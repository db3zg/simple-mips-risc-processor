==> flow/design.v <==
module ALU (
	input clk,
    input [15:0] A, B,          
    input [1:0] ALU_op,         
    output reg [15:0] result,   
    output Z,                   
    output N                    
);
    reg carry_out;
    always @(posedge clk) begin
        case (ALU_op)
            2'b00: {carry_out, result} = A + B;   
            2'b01: {carry_out, result} = A - B;   
            2'b10: result = A & B;                
            2'b11: result = A | B;                
            default: result = 16'b0;
        endcase
    end
    assign Z = (result == 16'b0);
    assign N = result[15];
endmodule
; ---- Reports on ALU
; The steps from the RTL of ALU to its reports follow in flow order.
; Lines are those of the file above, counted from 1.
; Cell names lack the library's common part.
; A cell with - has no value.
[design]
top_module = ALU
clk_port = clk
library = sky130hd
corner = tt_025C_1v80

; ---- Elaborated design
; Source: Yosys, flattened and elaborated, memories not mapped. Widths are those after wreduce; folded enables and synchronous resets count as part of the registers. Registers that Yosys merges into a memory's read port (data or address) are not register bits. Print and check cells do not count. Equal cells are merged and count once.
[word_totals]
regBits = 16
in_bits = 35
out_inout_bits = 18
word_cells = 11
[op_classes]
add_sub_neg = 2
eq_ne = 3
muxes = 1
n_logic = 2
reduce_and_logical = 2
[op_table]
columns = cell, count
row1 = parallel mux 16 bit (select 4 bit), 1
row2 = adder 16 bit, 1
row3 = subtractor 16 bit, 1
row4 = bitwise AND 16 bit, 1
row5 = OR 16 bit, 1
row6 = logical NOT 16 bit, 1
row7 = == test 2 bit with constant B, 2
row8 = == test 2 x 1 -> 1 bit with constant B, 1
row9 = logical NOT 2 bit, 1

; ---- Depth
; Yosys ltp: most cells in a row. Word level: on the elaborated netlist, between registers, memories and ports. Mapped: between sequential cells and ports; inverters and the memories' decode and read muxes count.
[logic_depth]
ltp_word = 2
ABC_AREA = 0
mapped_depth = 15

; ---- Mapped cells and area
; The flow's flattened synthesis, as Yosys stat reports it; memories are mapped. The netlist is that of the ABC_AREA named above (0 if unset); the other value can give another one.
[types]
columns = cell_type, count
row1 = dfxtp_1, 16
row2 = ha_1, 18
row3 = maj3_1, 14
row4 = xnor2_1, 14
row5 = nand2_1, 27
row6 = a21oi_1, 19
row7 = xor2_1, 9
row8 = o21ai_1, 12
row9 = nor2_1, 15
row10 = nor4_1, 5
row11 = inv_1, 8
row12 = mux2i_1, 3
row13 = o31ai_1, 4
row14 = a41oi_4, 1
row15 = nand2b_1, 4
row16 = nand3_1, 5
row17 = o21ai_0, 5
row18 = fa_1, 1
; Not listed: further types 27, cells in them 39.
[mapped]
cell_count = 219
synth_area_um2 = 1729.2
seqArea_um2 = 320.3
flip_flops = 16

; ---- Timing after synthesis
; Path of least setup slack by OpenSTA after synthesis, without wires, with an ideal clock, recovery checks aside; 20% of the period is set as input and as output delay. Where synthesis merged equal registers, the netlist keeps one of their names.
[synth_timing]
kind = input port to flip-flop
startpoint = input port ALU_op[0]
endpoint = register result[15]
clock_period_ps = 4370
in_delay_ps = 874
setup_time_ps = 115
t_first_pin_ps = 874
arrival_time_ps = 3952
required_time_ps = 4255
path_slack_ps = 303
delay_ps = 3193
path_stages = 14
n_path_buf = 2
period_less_setup_slack_ps = 4067
; "delay_ps" = arrival - input delay + setup time.
; "path_stages": output pins that drive a net of the path, with the launching flip-flop's if there is one; two outputs of one cell count as two.
; "period_less_setup_slack_ps" = period - worst setup slack (recovery checks aside). The figure is calculated, with input and output delays left at 20% of the set period.
; Between the ends stands the longest chain of elaborated cells between them, by number of cells; it is not shown to be the way that was timed. Of several equally long chains one is given.
; A line is the first line of the expression or statement that the cell stems from. Yosys adds cells for indexed reads and writes and turns some case tables into memories.
; A register here has more assigning lines than the two given.
[synth_via]
path_cell_list = clkbuf_1 -> nor2b_1 -> clkbuf_1 -> mux2i_1 -> ha_1 -> nor2b_1 -> o2111ai_2 -> a31oi_2 -> a221o_1 -> a41o_1 -> a41oi_4 -> mux2i_1 -> a21oi_1 -> o21a_1
elab_chain_cells = 2
cone_cells = 5
lines_between = 1
cone_classes = eq/ne (3); mux (1); reduce/logical (1)
[synth_rtl]
columns = element, line_no
row1 = start: declaration, 4  ; input [1:0] ALU_op,
row2 = == test 2 bit, 11  ; case (ALU_op)
row3 = parallel mux 16 bit (select 4 bit), 11
row4 = end: assignment, 14  ; 2'b10: result = A & B;
row5 = end: assignment, 15  ; 2'b11: result = A | B;
row6 = end: declaration, 5  ; output reg [15:0] result,

; ---- Path in the finished layout
; Path of least setup slack in the final report of run B (OpenROAD, finished layout, wires in). Where an end is a register, its clock arrival counts in the times.
; The path's times are printed in steps of 10 ps; the period is the one set.
[layout_timing]
kind = input port to flip-flop
startpoint = input port B[2]
endpoint = register result[15]
clock_period_ps = 3050
in_delay_ps = 610
setup_time_ps = 50
t_first_pin_ps = 610
arrival_time_ps = 3420
required_time_ps = 3250
path_slack_ps = -170
path_stages = 14
n_path_buf = 2
; Between the ends stands the longest chain of elaborated cells between them, by number of cells; it is not shown to be the way that was timed. Of several equally long chains one is given.
; A register here has more assigning lines than the two given.
[layout_via]
path_cell_list = buf_2 -> buf_4 -> nor2_1 -> a21oi_2 -> xnor2_1 -> ha_2 -> nand3_1 -> a31oi_2 -> a221o_1 -> a41o_1 -> a41oi_4 -> a32o_1 -> a311oi_1 -> o21a_1
elab_chain_cells = 2
cone_cells = 3
lines_between = 3
cone_classes = add/sub (2); mux (1)
[layout_rtl]
columns = element, line_no
row1 = start: declaration, 3  ; input [15:0] A, B,
row2 = subtractor 16 bit, 13  ; 2'b01: {carry_out, result} = A - B;
row3 = parallel mux 16 bit (select 4 bit), 11  ; case (ALU_op)
row4 = end: assignment, 14  ; 2'b10: result = A & B;
row5 = end: assignment, 15  ; 2'b11: result = A | B;
row6 = end: declaration, 5  ; output reg [15:0] result,

; Design ALU on sky130hd. What follows are 2 stored runs of the flow, each under its own settings; their order means nothing. The constraints put input and output delay at 20% of the set period each and load the outputs with 0.01 pF.
; "achieved_clock_period_ps" means the clock period less the worst setup slack. The figure is calculated, with input and output delays left at 20% of the set period.
; "critical_path_time_ps" means the part of the period allowed to the worst setup path (the constraints hold back 20% at inputs and 20% at outputs) less its slack; where the path has registers, the arrival times of their clocks count too.
; "power_total_uw": no workload was simulated; the value follows from the tool's default switching activity.
; "critical_path_time_ps" is given in steps of 10 ps.

[run A: settings]
period_ns = 4.89
CORE_UTILIZATION = 70
CAP_MARGIN = 20
CORE_MARGIN = 2
SLEW_MARGIN = 20
[run A: results]
outcome = stopped before the end: placement reported GPL-0301

[run B: settings]
period_ns = 3.05
CORE_UTILIZATION = 43
PLACE_DENSITY_LB_ADDON = 0.16
GPL_ROUTABILITY_DRIVEN = 0
CAP_MARGIN = 20
SLEW_MARGIN = 5
MIN_ROUTING_LAYER = met1
MAX_ROUTING_LAYER = met4
CORE_MARGIN = 2
[run B: results]
ws_setup_ps = -169
fin_hold_ws_ps = 901
power_total_uw = 1153
total_negative_slack_ps = -231
critical_path_time_ps = 2610
worst_setup_path_type = input port to flip-flop
final_stdcell_area_um2 = 3081.7
dieArea_um2 = 4544.8
achieved_clock_period_ps = 3219
yosys.chip_area_um2 = 1729.2
layout_utilization_frac = 0.782
