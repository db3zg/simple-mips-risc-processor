==> flow/design.v <==
module pc_module (
    input wire clock,        
    input wire reset,        
    input wire enable,       
    input wire [15:0] next_pc,  
    output reg [15:0] PC     
);
    always @(posedge clock or posedge reset) begin
        if (reset) begin
            PC <= 16'b0;   
        end else if (enable) begin
            PC <= next_pc;  
        end else begin
            PC <= PC;      
        end
    end
endmodule
**Step by step through the tools: pc_module**

Tool output for the design above, in the order of the flow.
Lines are those of the file above, counted from 1.
Library cell names are shortened.
The mark - stands for no value.

- Top: pc_module
- Clock port: clock
- Cell library: sky130hd
- Corner: tt_025C_1v80

**Elaborated design**

Yosys after proc, flatten, opt, wreduce and memory -nomap, before mapping. Enables and synchronous resets that opt folds into registers are not counted as muxes. Memory bits, and registers merged into a memory's read port (data or address), are not among the register bits. Print and check cells are not counted. Equal cells are merged and count once.

- Register bits after elaboration: 16
- Output and inout port bits: 16

**Longest topological paths**

Depth = most cells in a row (Yosys ltp): at word level without a register or memory, in the mapped netlist without a sequential cell, where the memories' decode and read muxes count.

- Depth in word-level cells: 0
- ABC_AREA: 1
- Gate-level depth with buffers: 5

**After synthesis**

The flow's flattened synthesis, as Yosys stat reports it; memories are mapped. The netlist is that of the ABC_AREA named above (0 if unset); the other value can give another one.

- Mapped cells: 69
- Mapped area: 0.0006481 mm^2
- Flip-flop cells: 16
- Buffers: 3

Cells by type:

| type | count | area in all (um^2) |
|---|---|---|
| dfrtp_1 | 16 | 400.384 |
| nand2_1 | 43 | 161.405 |
| nand2_2 | 5 | 31.28 |
| buf_6 | 2 | 22.522 |
| buf_12 | 1 | 20.019 |
| inv_6 | 1 | 8.758 |
| inv_1 | 1 | 3.754 |

**Timing after synthesis**

OpenSTA on the mapped netlist: ideal clock, no wires. The path of least setup slack (recovery checks aside). Input and output delay are each 20% of the period. Register names are those of the netlist, which keeps one name where synthesis merged equal registers.

- Path kind: input-to-reg
- Start: input enable
- End: register PC[10]
- Clock period: 1300 ps
- Setup time: 117 ps
- Launch time at the first pin: 260 ps
- Arrival: 626 ps
- Required time: 1183 ps
- Slack: 557 ps
- Delay of the path: 483 ps
- Driving pins on the path: 5
- Buffers on the path: 2
- Synthesis period reached: 743 ps

"delay of the path" is the arrival time less input delay plus setup time.
"driving pins on the path" counts driving pins, that of a launching flip-flop among them; a cell with two outputs on the path counts twice.
"synthesis period reached" = period - worst setup slack (recovery checks aside). The figure is calculated, with input and output delays left at 20% of the set period.
A register here has more assigning lines than the two given.

- Path through: buf_6 > inv_6 > buf_12 > nand2_1 > nand2_1

Ends and longest elaborated chain, after synthesis:

| element | line | RTL |
|---|---|---|
| start: declaration | 4 | `input wire enable,` |
| end: assignment | 10 | `PC <= 16'b0;` |
| end: assignment | 12 | `PC <= next_pc;` |
| end: declaration | 6 | `output reg [15:0] PC` |

No chain of elaborated cells between the ends is given.

Subject: flow runs of pc_module

Hi,

module pc_module, platform sky130hd, 2 stored runs of the flow under differing settings, order arbitrary. Input and output delays are each 20% of the period that was set; the output load is 0.01 pF.
Among the settings, . means not set for that run.

| setting or result | flow run 1 | flow run 2 |
|---|---|---|
| period_ns | 0.679 | 1.6 |
| CORE_UTILIZATION | 63 | 58 |
| SETUP_SLACK_MARGIN | -0.06 | . |
| PLACE_DENSITY_LB_ADDON | 0.3 | 0.15 |
| CORE_ASPECT_RATIO | 0.96 | 0.6 |
| CELL_PAD_IN_SITES_GLOBAL_PLACEMENT | 3 | 3 |
| CELL_PAD_IN_SITES_DETAIL_PLACEMENT | 0 | 0 |
| TNS_END_PERCENT | 40 | . |
| ABC_AREA | 1 | . |
| GPL_TIMING_DRIVEN | 0 | . |
| GPL_ROUTABILITY_DRIVEN | 0 | 1 |
| CTS_CLUSTER_DIAMETER | 78 | . |
| MIN_ROUTING_LAYER | met1 | met2 |
| MAX_ROUTING_LAYER | met4 | . |
| CAP_MARGIN | 20 | 25 |
| CORE_MARGIN | 2 | 2 |
| SLEW_MARGIN | 20 | 40 |

Flow run 1: unfinished; error FLW-0024 in placement
Flow run 2: unfinished; error PDN-0185 in floorplanning

Regards
